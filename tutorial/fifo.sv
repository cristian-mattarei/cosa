==> flow/design.v <==
module FF(rst, clk, en, D, Q);
   parameter WIDTH = 1;
   parameter INIT  = 0;
   input wire                rst;
   input wire                clk;
   input wire                en;
   input wire [WIDTH-1:0]    D;
   output reg [WIDTH-1:0]    Q = INIT;
   always @ (posedge clk) begin
      if (rst) begin
         Q <= INIT;
      end
      else if(en) begin
         Q <= D;
      end
   end
endmodule
module fifo(clk, rst, push, pop, data_in,
            full, empty, data_out);
  parameter WIDTH = 8;
  parameter DEPTH = 8;
  parameter PTRWID = $clog2(DEPTH) + 1;
  input wire clk;
  input wire rst;
  input wire push;
  input wire pop;
  input wire [WIDTH-1:0] data_in;
  output wire full;
  output wire empty;
  output wire [WIDTH-1:0] data_out;
  wire clkEn = push | pop | rst;
 (* keep *)
  logic [PTRWID-1:0] wrPtr;
  wire  [PTRWID-1:0] wrPtrNxt;
  assign wrPtrNxt = rst ? {PTRWID{1'b0}} : wrPtr + {{(PTRWID-1){1'b0}}, push};
  FF #(.WIDTH(PTRWID)) ff_wrPtr (.rst(rst),
				                 .clk(clk),
                                 .en(clkEn),
                        	     .D(wrPtrNxt),
                        	     .Q(wrPtr)
  				                 );
  (* keep *)
  logic [PTRWID-1:0] rdPtr;
  wire  [PTRWID-1:0] rdPtrNxt;
  assign rdPtrNxt = rst ? {PTRWID{1'b0}} : rdPtr + {{(PTRWID-1){1'b0}}, pop};
  FF #(.WIDTH(PTRWID)) ff_rdPtr (.rst(rst),
				                 .clk(clk),
                                 .en(clkEn),
                                 .D(rdPtrNxt),
                                 .Q(rdPtr));
  assign empty = rdPtr == wrPtr;
  assign full = (rdPtr[PTRWID-2:0] == wrPtr[PTRWID-2:0]) & (rdPtr[PTRWID-1] != wrPtr[PTRWID-1]);
  wire [WIDTH-1:0] entries [DEPTH-1:0];
  generate
    genvar i;
    for(i = 0; i < DEPTH; i = i + 1) begin : entry_gen
      FF #(.WIDTH(WIDTH)) ff_entry_inst(.rst(rst),
					                    .clk(clk),
                                        .en(push & (wrPtr[PTRWID-2:0] == i)),
                                        .D(data_in),
                                        .Q(entries[i])
      				                    );
    end
  endgenerate
  assign data_out = entries[rdPtr[PTRWID-2:0]];
endmodule
# Step by step through the tools: fifo
# The steps from the RTL of fifo to its reports follow in flow order.
# Lines are those of the file above, counted from 1.
# Operators: Yosys type, input widths -> output width; for muxes data width and select width s.
# Library cell names are shortened.
# Not given: -
# inputs
top_module	fifo
clk_port	clk
lib	sky130hd
corner	tt_025C_1v80

# After elaboration
# Source: Yosys, flattened and elaborated. Widths are those after wreduce; folded enables and synchronous resets count as part of the registers. Registers that Yosys merges into a memory's read port (data or address) are not register bits. Print and check cells do not count. Equal cells are merged and count once.
# bits
ff_bits	72
word_cells	43
in_bits	12
out_inout_bits	10
# op_classes
add_sub_neg	2
n_eq	17
reduce_and_logical	2
n_logic	11
muxes	1
# ops
operator	count
$pmux 8 s8	1
$eq 3x3->1 const B	8
$eq 3x2->1 const B	4
$and 1x1->1	9
$add 4x1->4	2
$eq 3x1->1 const B	2
$logic_not 3->1	2
$eq 4x4->1	1
$eq 3x3->1	1
$or 1x1->1	2
$ne 1x1->1	1

# Longest topological paths
# Longest topological path by Yosys (ltp), each cell counted once; first at word level (registers and memories cut), then after technology mapping (sequential cells cut; the memories' decode and read muxes count).
# logic_depth
ltp_word	2
ABC_AREA	0
depth_mapped	7
depth_no_buf	5

# Netlist
# The flow's flattened synthesis, as Yosys stat reports it; memories are mapped. The netlist is that of the ABC_AREA named above (0 if unset); the other value can give another one.
# Totals and module areas in this step are rounded.
# types
type	count	type_area_um2
dfxtp_1	72	1.44E+03
nand2_1	136	510.49
a21oi_1	78	390.374
buf_4	13	97.594
nor3b_1	12	90.086
nand2b_1	13	81.328
buf_2	11	55.053
a211o_1	6	52.55
clkbuf_1	14	52.55
mux4_1	2	52.55
ha_1	4	50.048
o21ai_1	10	50.048
nor2_1	13	48.797
o21ai_0	9	45.043
xor2_1	5	43.792
nor2_2	6	37.536
mux2_2	3	33.782
nor2b_1	5	31.28
# Other cell types: 20; their cells: 35.
# mapped
ff_cells	72
area_um2	3440
seqArea_um2	1440
mapped_cells	447
n_buf	39
# The figures by module come from a second, unflattened synthesis with its own total; it is not the netlist above.
# unflattened
cells_unflattened	347
hier_area_um2	3410
# Each row is one instance without its submodules.
# by_module
module	seq_area_um2	n_inst	cells	mod_area_um2
FF #(WIDTH=8)	160	8	26	285
fifo	0.0	1	113	847
FF #(WIDTH=4)	80.1	2	13	140

# Path before layout
# OpenSTA on the mapped netlist: ideal clock, no wires. The path of least setup slack (recovery checks aside). Input and output delay are each 20% of the period. Register names are those of the netlist, which keeps one name where synthesis merged equal registers.
# synth_timing
path_kind	reg-to-output
from	reg ff_rdPtr.Q[1]
to	out data_out[7]
stages	4
t_first_pin_ns	0.000
setup_slack_ns	0.475
out_delay_ns	0.442
required_ns	1.768
n_path_buf	1
path_delay_ns	1.293
period_ns	2.21
arrival_time_ns	1.293
period_less_setup_slack_ns	1.735
# "path_delay_ns" is the arrival time less input delay plus setup time.
# At an output port there is no setup time.
# "stages" counts driving pins, that of a launching flip-flop among them; a cell with two outputs on the path counts twice.
# "period_less_setup_slack_ns" = period - worst setup slack (recovery checks aside). The figure is calculated, with input and output delays left at 20% of the set period.
# Between the ends stands the longest chain of elaborated cells between them, by number of cells; it is not shown to be the way that was timed. Of several equally long chains one is given.
# Each line given opens the expression or statement behind the cell; cells for indexed reads and writes are added by Yosys, which also makes memories of some case tables.
# synth_via
cell_sequence	dfxtp_1 > buf_6 > mux4_1 > mux2_2
elab_chain_len	2
cone_cells	9
lines_between	1
cone_classes	eq/ne: 7; mux: 1; reduce/logical: 1
# synth_rtl
item	line	rtl
from (decl)	8	output reg [WIDTH-1:0]    Q = INIT;
from (assign)	11	Q <= INIT;
from (assign)	14	Q <= D;
$eq 3x3->1	65	assign data_out = entries[rdPtr[PTRWID-2:0]];
$pmux 8 s8	65
to (decl)	30	output wire [WIDTH-1:0] data_out;

# Worst path after layout
# From the final timing report of job 1: the path of least setup slack in the routed layout; clock arrival at registers is part of the times.
# layout_timing
path_kind	reg-to-output
from	reg ff_rdPtr.Q[2]
to	out data_out[3]
period_ns	1.48
n_path_buf	2
t_first_pin_ns	0.38
setup_slack_ns	-0.81
stages	7
required_ns	1.18
arrival_time_ns	1.99
out_delay_ns	0.30
# Between the ends stands the longest chain of elaborated cells between them, by number of cells; it is not shown to be the way that was timed. Of several equally long chains one is given.
# layout_via
cell_sequence	dfxtp_4 > buf_6 > mux2i_1 > a21oi_2 > o21ai_1 > o21ai_1 > clkdlybuf4s15_2
elab_chain_len	2
cone_cells	9
lines_between	1
cone_classes	eq/ne: 7; mux: 1; reduce/logical: 1
# layout_rtl
item	line	rtl
from (decl)	8	output reg [WIDTH-1:0]    Q = INIT;
from (assign)	11	Q <= INIT;
from (assign)	14	Q <= D;
$eq 3x3->1	65	assign data_out = entries[rdPtr[PTRWID-2:0]];
$pmux 8 s8	65
to (decl)	30	output wire [WIDTH-1:0] data_out;

FLOW RESULTS
============

2 stored runs of fifo in the flow (synthesis by Yosys, layout by OpenROAD, sky130hd cells), in arbitrary order. Constraints: input delay and output delay 20% of the set period each, output load 0.01 pF.
"timing.achieved_period_ns" = clock period - worst setup slack. The figure is calculated, with input and output delays left at 20% of the set period.
"worst_setup_path_time_ns" is the time allowed to the run's worst setup path (the clock period less input and output delay, where it has them) less its slack. Clock arrival times count: a late capture clock shortens it, a late launch clock lengthens it.
"totalPower_uw": no workload was simulated; the value follows from the tool's default switching activity.
The results are shown rounded.

Job 1, flow files:
==> flow/run.sh <==
#!/bin/bash
# the make line also repeats the synthesis and layout settings of config.mk as NAME=value (left out here)
make -C /OpenROAD-flow-scripts/flow DESIGN_CONFIG=/design/flow/config.mk WORK_HOME=/design/flow/orfs CLKGATE_MAP_FILE= finish
==> flow/config.mk <==
export PLATFORM = sky130hd
export DESIGN_NAME = fifo
export DESIGN_NICKNAME = fifo
export VERILOG_FILES = /design/flow/design.v
export SDC_FILE = /design/flow/constraint.sdc
export NUM_CORES = 4
export LEC_CHECK = 0
export CAP_MARGIN = 20
export CELL_PAD_IN_SITES_DETAIL_PLACEMENT = 1
export CELL_PAD_IN_SITES_GLOBAL_PLACEMENT = 2
export CORE_MARGIN = 2
export CORE_UTILIZATION = 40
export CTS_CLUSTER_SIZE = 18
export GPL_ROUTABILITY_DRIVEN = 0
export HOLD_SLACK_MARGIN = 0.11
export PLACE_DENSITY = 0.72
export SETUP_SLACK_MARGIN = 0.32
export SLEW_MARGIN = 0
==> flow/constraint.sdc <==
create_clock -name core_clock -period 1.48 [get_ports {clk}]
set_input_delay 0.2960 -clock core_clock [delete_from_list [all_inputs] [get_ports {clk}]]
set_output_delay 0.2960 -clock core_clock [all_outputs]
set_load 0.01 [all_outputs]

==> results of job 1, as CSV <==
result,value
ys_area_um2,3440
dieArea_um2,9200
final_stdcell_area_um2,5780
fin_util_frac,0.704
setup_ws_ns,-0.809
timing.setup.tns_ns,-6.59
holdWs_ns,0.477
totalPower_uw,5280
timing.achieved_period_ns,2.289
worst_setup_path_time_ns,1.99
critical_path_type,"reg-to-output"

Job 2, flow files:
==> flow/run.sh <==
#!/bin/bash
# the make line also repeats the synthesis and layout settings of config.mk as NAME=value (left out here)
make -C /OpenROAD-flow-scripts/flow DESIGN_CONFIG=/design/flow/config.mk WORK_HOME=/design/flow/orfs CLKGATE_MAP_FILE= finish
==> flow/config.mk <==
export PLATFORM = sky130hd
export DESIGN_NAME = fifo
export DESIGN_NICKNAME = fifo
export VERILOG_FILES = /design/flow/design.v
export SDC_FILE = /design/flow/constraint.sdc
export NUM_CORES = 4
export LEC_CHECK = 0
export CAP_MARGIN = 10
export CELL_PAD_IN_SITES_DETAIL_PLACEMENT = 2
export CORE_MARGIN = 2
export CORE_UTILIZATION = 46
export CTS_CLUSTER_SIZE = 23
export GPL_TIMING_DRIVEN = 0
export MIN_ROUTING_LAYER = met1
export PLACE_DENSITY_LB_ADDON = 0.04
export SETUP_SLACK_MARGIN = 0.03
export SLEW_MARGIN = 20
export TNS_END_PERCENT = 10
==> flow/constraint.sdc <==
create_clock -name core_clock -period 1.3 [get_ports {clk}]
set_input_delay 0.2600 -clock core_clock [delete_from_list [all_inputs] [get_ports {clk}]]
set_output_delay 0.2600 -clock core_clock [all_outputs]
set_load 0.01 [all_outputs]

Job 2: incomplete, clock tree synthesis halted on DPL-0033
